==> flow/design.v <==
module ctc_core #(
  parameter DWID = 8
)
(
  input                 clk,
  input                 reset_n,
  input                 ce_n,
  input                 cs,
  input                 m1_n,
  input                 rd_n,
  input                 iorq_n,
  input      [DWID-1:0] din,
  output     [DWID-1:0] dout,
  output                oe_n,
  input                 iei,
  output                ieo,
  output                int_n,
  input                 clk_trg,
  output                zc_to
);
  reg    [DWID-1:0] dout;
  reg               oe_n;
  reg               ieo;
  reg               int_n;
  wire              ccw_wstb;
  reg    [DWID-1:0] channel_control_word;
  wire              select_vector_reg  = !din[0] && wstb;
  wire              select_control_reg =  din[0] && wstb;
  wire              bit1_sw_reset      =  channel_control_word[1];
  wire              time_constant_to_follow = din[2] && ccw_wstb;
  wire              bit3_auto_trig     = !channel_control_word[3];  
  wire              bit3_ext_trig      =  channel_control_word[3];  
  wire              bit4_trig_fe       = !channel_control_word[4];  
  wire              bit4_trig_re       =  channel_control_word[4];  
  wire              bit5_prescale16    = !channel_control_word[5];  
  wire              bit5_prescale256   =  channel_control_word[5];  
  wire              bit6_tim_mode      = !channel_control_word[6];
  wire              bit6_cnt_mode      =  channel_control_word[6];
  wire              bit7_int_enable    =  channel_control_word[7];
  wire        [7:0] prescaler_factor = bit5_prescale16 ? 8'h0F : 8'hFF;
  reg    [DWID-1:0] time_constant_word;
  reg    [DWID-1:0] down_counter;
  reg         [7:0] prescaler_counter;
  reg    [DWID-1:0] interrupt_vector_word;
  reg               clk_trg2;
  reg               clk_trg_re;
  reg               clk_trg_fe;
  wire              we1 = cs && rd_n && !iorq_n && !ce_n && m1_n;
  reg               we2;
  wire              wstb = we1 && !we2;
  reg               time_constant_to_follow2;
  wire              tc_wstb  = wstb && time_constant_to_follow2;
  assign            ccw_wstb = wstb && select_control_reg && !time_constant_to_follow2;
  wire              vec_wstb = wstb && select_vector_reg && !time_constant_to_follow2;
  reg               trig_on_time_constant_load;
  wire              read_counter1 = cs && !rd_n && !iorq_n && !ce_n && m1_n;
  reg               read_counter2;
  wire              read_counter_pulse = read_counter1 && !read_counter2;
  wire              read_int_vector1 = cs && !rd_n && !iorq_n && !ce_n && !m1_n;
  reg               read_int_vector2;
  wire              read_int_vector_pulse = read_int_vector1 && !read_int_vector2;
  reg               bit4_trig_re2;
  wire              sw_trig = bit4_trig_re != bit4_trig_re2 && !bit1_sw_reset;
  wire              trig_re_en = (bit6_cnt_mode || bit3_ext_trig) && bit4_trig_re && !bit1_sw_reset;
  wire              trig_fe_en = (bit6_cnt_mode || bit3_ext_trig) && bit4_trig_fe && !bit1_sw_reset;
  reg               trigger_pulse;
  reg               active;
  reg               zc_to;
  reg               zc_to2;
  wire              zc_to_pulse = zc_to && !zc_to2;
  always @(posedge clk or negedge reset_n) begin
    if (!reset_n) begin
      we2                        <= 1'b0;
      read_counter2              <= 1'b0;
      read_int_vector2           <= 1'b0;
      dout                       <= 'h0;
      channel_control_word       <= 'h0;
      time_constant_word         <= 'h0;
      time_constant_to_follow2   <= 1'b0;
      interrupt_vector_word      <= 'h0;
      oe_n                       <= 1'b1;
      ieo                        <= 1'b0;
      int_n                      <= 1'b1;
      clk_trg2                   <= 1'b0;
      clk_trg_re                 <= 1'b0;
      clk_trg_fe                 <= 1'b0;
      trig_on_time_constant_load <= 1'b0;
      trigger_pulse              <= 1'b0;
      down_counter               <= 'h0;
      prescaler_counter          <= 8'h0;
      active                     <= 1'b0;
      bit4_trig_re2              <= 1'b0;
      zc_to                      <= 1'b0;
      zc_to2                     <= 1'b0;
    end
    else begin
      we2    <= we1;  
      read_counter2 <= read_counter1;  
      read_int_vector2 <= read_int_vector1;  
      if (read_counter_pulse) begin
        dout <= down_counter;
        oe_n <= 1'b0;
      end
      else if (read_int_vector_pulse) begin
        dout <= interrupt_vector_word;
        oe_n <= 1'b0;
      end
      else begin
        dout <= 'h0;
        oe_n <= 1'b1;
      end
      if (ccw_wstb && time_constant_to_follow) begin
        time_constant_to_follow2 <= 1'b1;
      end
      else if (tc_wstb) begin
        time_constant_to_follow2 <= 1'b0;
      end
      if (tc_wstb) begin
        time_constant_word <= din - 1;
      end
      if (ccw_wstb) begin
        channel_control_word <= din;
      end
      if (vec_wstb) begin
        interrupt_vector_word <= din;
      end
      trig_on_time_constant_load <= tc_wstb && (bit6_cnt_mode || bit3_auto_trig);
      bit4_trig_re2 <=  bit4_trig_re;
      clk_trg2      <=  clk_trg;
      clk_trg_re    <=  clk_trg && !clk_trg2 && trig_re_en;
      clk_trg_fe    <= !clk_trg &&  clk_trg2 && trig_fe_en;;
      trigger_pulse <= clk_trg_re || clk_trg_fe || trig_on_time_constant_load || sw_trig;
      if (bit1_sw_reset) begin
        active <= 1'b0;
      end
      else if (trigger_pulse) begin
        active <= 1'b1;
      end
      if (!active) begin
        prescaler_counter <= 'h0;
        down_counter <= 'h0;
      end
      else if (bit6_tim_mode) begin
        prescaler_counter <= (prescaler_counter==8'h0) ? prescaler_factor : prescaler_counter - 1;
        if (prescaler_counter==8'h0) begin
          down_counter <= (down_counter=='h0) ? time_constant_word : down_counter - 1;
        end
      end
      else begin  
        if (trigger_pulse) begin
          down_counter <= (down_counter=='h0) ? time_constant_word : down_counter - 1;
        end
      end
      zc_to <= active && down_counter=='h0;
      zc_to2 <= zc_to;
      if (zc_to_pulse) begin
        int_n <= 1'b0;
      end
      else if (read_int_vector_pulse && bit7_int_enable) begin
        int_n <= 1'b1;
      end
    end
  end
endmodule
======== Step by step through the tools: ctc_core ========
What the tools print for ctc_core, step after step.
Line numbers count from 1 in the design file above.
The mark n/a stands for no value.
inputs
  top ..................................... ctc_core
  clock input ............................. clk
  standard-cell library ................... sky130hd
  timing corner ........................... tt_025C_1v80

======== Elaborated design ========
Source: Yosys, flattened and elaborated, memories not mapped. Widths are those after wreduce. Registers that Yosys merges into a memory's read port (data or address) are not register bits. Print and check cells do not count. Equal cells are merged and count once.
operators by class
  muxes and demuxes ....................... 19
  add/sub/neg operators ................... 3
  eq/ne operators ......................... 4
  reductions and logical operators ........ 60
operators by type and width
  operator                                   number
  2-to-1 mux 8 bit                           11
  logical AND 1 bit                          34
  subtractor 8 x 1 -> 8 bit with constant B  3
  zero test 8 bit                            2
  zero test 1 bit                            15
  2-to-1 mux 1 bit                           8
  nonzero test 2 bit                         3
  logical OR 1 bit                           5
  != test 3 x 2 -> 1 bit with constant B     1
  != test 3 bit with constant B              1
  != test 2 bit with constant B              1
  AND reduction 2 bit                        1
  != test 1 bit                              1
bit counts
  output and inout bits ................... 12
  register bits after elaboration ......... 63
  word-level cells ........................ 107

======== Depth ========
Depth = most cells in a row (Yosys ltp): at word level without a register or memory, in the mapped netlist without a sequential cell, where the memories' decode and read muxes count.
logic depth
  depth in word-level cells ............... 11
  ABC_AREA ................................ 0
  mapped depth ............................ 7
  mapped depth without buffers ............ 6

======== Synthesis result ========
Source: synth_stat.txt of the flow (Yosys; design flattened, memories mapped). It holds for the ABC_AREA given above (unset counts as 0); a run with the other value may have another netlist.
The area totals of this step are shown rounded.
synthesis totals
  flip-flops .............................. 61
  buffers ................................. 11
  chip area (Yosys) ....................... 2830 µm²
  standard cells after synthesis .......... 257
  sequential part of the area ............. 1530 µm²
cell types
  type                       number  total area (µm²)
  sky130_fd_sc_hd__dfrtp_1   59      1.48E+03
  sky130_fd_sc_hd__mux2_2    16      180.173
  sky130_fd_sc_hd__nor2_1    20      75.072
  sky130_fd_sc_hd__a21oi_1   14      70.067
  sky130_fd_sc_hd__a22o_1    8       70.067
  sky130_fd_sc_hd__mux2i_1   7       70.067
  sky130_fd_sc_hd__ha_1      5       62.56
  sky130_fd_sc_hd__inv_1     15      56.304
  sky130_fd_sc_hd__o21ai_0   11      55.053
  sky130_fd_sc_hd__dfstp_2   2       52.55
  sky130_fd_sc_hd__nand2_1   14      52.55
  sky130_fd_sc_hd__nor3_1    10      50.048
  sky130_fd_sc_hd__nor4_1    6       37.536
  sky130_fd_sc_hd__xnor2_1   4       35.034
  sky130_fd_sc_hd__clkbuf_1  7       26.275
  sky130_fd_sc_hd__xor2_1    3       26.275
  sky130_fd_sc_hd__nand3_1   5       25.024
  sky130_fd_sc_hd__or3_1     4       25.024
Not listed: further types 33, cells in them 47.

======== Path before layout ========
OpenSTA on the mapped netlist: ideal clock, no wires. The path of least setup slack (recovery checks aside). Input and output delay are each 20% of the period. Register names are those of the netlist, which keeps one name where synthesis merged equal registers.
path after synthesis
  path type ............................... reg-to-reg
  start point ............................. register prescaler_counter[0]
  end point ............................... register down_counter[7]
  library setup time ...................... 0.120 ns
  setup slack ............................. 0.172 ns
  path delay .............................. 2.218 ns
  clock period ............................ 2.39 ns
  path buffers ............................ 0
  time at the first pin ................... 0.000 ns
  required time ........................... 2.270 ns
  stages on the path ...................... 7
  arrival ................................. 2.098 ns
  synthesis period reached ................ 2.218 ns
"path delay" is the arrival time less input delay plus setup time.
"stages on the path": output pins that drive a net of the path, with the launching flip-flop's if there is one; two outputs of one cell count as two.
"synthesis period reached" = period - worst setup slack (recovery checks aside). The figure is calculated, with input and output delays left at 20% of the set period.
Between the ends stands the longest chain of elaborated cells between them, by number of cells; it is not shown to be the way that was timed. Of several equally long chains one is given.
Each line given opens the expression or statement behind the cell; cells for indexed reads and writes are added by Yosys, which also makes memories of some case tables.
At most two assigning lines are given for a register; there are more.
on the way, after synthesis
  cells stage by stage .................... sky130_fd_sc_hd__dfrtp_1 sky130_fd_sc_hd__inv_1 sky130_fd_sc_hd__ha_1 sky130_fd_sc_hd__or3b_2 sky130_fd_sc_hd__o31a_4 sky130_fd_sc_hd__or4_1 sky130_fd_sc_hd__o211a_1
  length of the longest elaborated chain .. 4
  elaborated cells between the ends (all ways) .. 6
  classes of those cells .................. 1 x eq/ne; 3 x mux; 2 x reduce/logical
ends and longest elaborated chain, after synthesis
  what              RTL line  text
  start, declared   43        reg         [7:0] prescaler_counter;
  start, assigned   90        prescaler_counter          <= 8'h0;
  start, assigned   144       prescaler_counter <= (prescaler_counter==8'h0) ? prescaler_factor : prescaler_counter - 1;
  zero test 8 bit   145       if (prescaler_counter==8'h0) begin
  2-to-1 mux 8 bit  145
  2-to-1 mux 8 bit  143       else if (bit6_tim_mode) begin
  2-to-1 mux 8 bit  139       if (!active) begin
  end, assigned     146       down_counter <= (down_counter=='h0) ? time_constant_word : down_counter - 1;
  end, assigned     151       down_counter <= (down_counter=='h0) ? time_constant_word : down_counter - 1;
  end, declared     42        reg    [DWID-1:0] down_counter;

======== Worst path after layout ========
From the final timing report of stored run 1: the path of least setup slack in the routed layout; clock arrival at registers is part of the times.
path after layout
  path type ............................... reg-to-reg
  start point ............................. register prescaler_counter[3]
  end point ............................... register down_counter[7]
  library setup time ...................... 0.11 ns
  stages on the path ...................... 5
  time at the first pin ................... 0.33 ns
  required time ........................... 2.15 ns
  path buffers ............................ 0
  arrival ................................. 2.20 ns
  setup slack ............................. -0.05 ns
  clock period ............................ 1.93 ns
Between the ends stands the longest chain of elaborated cells between them, by number of cells; it is not shown to be the way that was timed. Of several equally long chains one is given.
At most two assigning lines are given for a register; there are more.
on the way, after layout
  cells stage by stage .................... sky130_fd_sc_hd__dfrtp_1 sky130_fd_sc_hd__or4_4 sky130_fd_sc_hd__o31a_4 sky130_fd_sc_hd__or4_4 sky130_fd_sc_hd__o211a_1
  length of the longest elaborated chain .. 4
  elaborated cells between the ends (all ways) .. 6
  classes of those cells .................. 1 x eq/ne; 3 x mux; 2 x reduce/logical
ends and longest elaborated chain, after layout
  what              RTL line  text
  start, declared   43        reg         [7:0] prescaler_counter;
  start, assigned   90        prescaler_counter          <= 8'h0;
  start, assigned   144       prescaler_counter <= (prescaler_counter==8'h0) ? prescaler_factor : prescaler_counter - 1;
  zero test 8 bit   145       if (prescaler_counter==8'h0) begin
  2-to-1 mux 8 bit  145
  2-to-1 mux 8 bit  143       else if (bit6_tim_mode) begin
  2-to-1 mux 8 bit  139       if (!active) begin
  end, assigned     146       down_counter <= (down_counter=='h0) ? time_constant_word : down_counter - 1;
  end, assigned     151       down_counter <= (down_counter=='h0) ? time_constant_word : down_counter - 1;
  end, declared     42        reg    [DWID-1:0] down_counter;

Data sheet: physical implementation of ctc_core

Stored flow runs of ctc_core (2 of them; Yosys, OpenROAD, sky130hd). They differ in their settings and are not a sequence. Constraints: input delay and output delay 20% of the set period each, output load 0.01 pF.
"achieved clock period": clock period set for the run, less the worst setup slack. It is reckoned from that one timing run; input and output delays stay at 20% of the period that was set.
"critical path time" = time allowed to the worst setup path (clock period - input delay - output delay, where it has them) - its slack; a late launch clock adds to it, a late capture clock takes from it.
By "total power of the final layout" is meant OpenSTA's value without simulated activity: inputs other than the clock are taken to toggle once in ten clock periods, and the tool carries that through the logic.
Results are given in rounded form.

---- stored run 1 ----
settings
  period_ns = 1.93
  CORE_UTILIZATION = 25
  SETUP_SLACK_MARGIN = 0.22
  PLACE_DENSITY = 0.41
  CORE_MARGIN = 6
  CELL_PAD_IN_SITES_DETAIL_PLACEMENT = 1
  GPL_TIMING_DRIVEN = 1
  CAP_MARGIN = 20
  SLEW_MARGIN = 10
  MIN_ROUTING_LAYER = met2
  MAX_ROUTING_LAYER = met4
results
  total power of the final layout ......... 6.27 mW
  area of the standard cells in the finished layout .. 4170 µm²
  critical path time ...................... 1.98 ns
  worst path kind ......................... reg-to-reg
  synthesized cell area ................... 2830 µm²
  achieved clock period ................... 1.975 ns
  die size ................................ 14000 µm²
  post-layout utilization ................. 0.382
  lowest setup slack ...................... -0.045 ns
  setup TNS ............................... -0.045 ns

---- stored run 2 ----
settings
  period_ns = 1.94
  CORE_UTILIZATION = 41
  SETUP_SLACK_MARGIN = 0.44
  PLACE_DENSITY_LB_ADDON = 0.15
  CORE_MARGIN = 3
  CELL_PAD_IN_SITES_GLOBAL_PLACEMENT = 1
  GPL_ROUTABILITY_DRIVEN = 0
  CTS_CLUSTER_SIZE = 16
  SLEW_MARGIN = 10
  MIN_ROUTING_LAYER = met1
  MAX_ROUTING_LAYER = met4
  CAP_MARGIN = 20
results
  total power of the final layout ......... 5.50 mW
  area of the standard cells in the finished layout .. 4000 µm²
  critical path time ...................... 1.95 ns
  worst path kind ......................... reg-to-reg
  synthesized cell area ................... 2830 µm²
  achieved clock period ................... 1.952 ns
  die size ................................ 7930 µm²
  post-layout utilization ................. 0.613
  lowest setup slack ...................... -0.012 ns
  setup TNS ............................... -0.012 ns
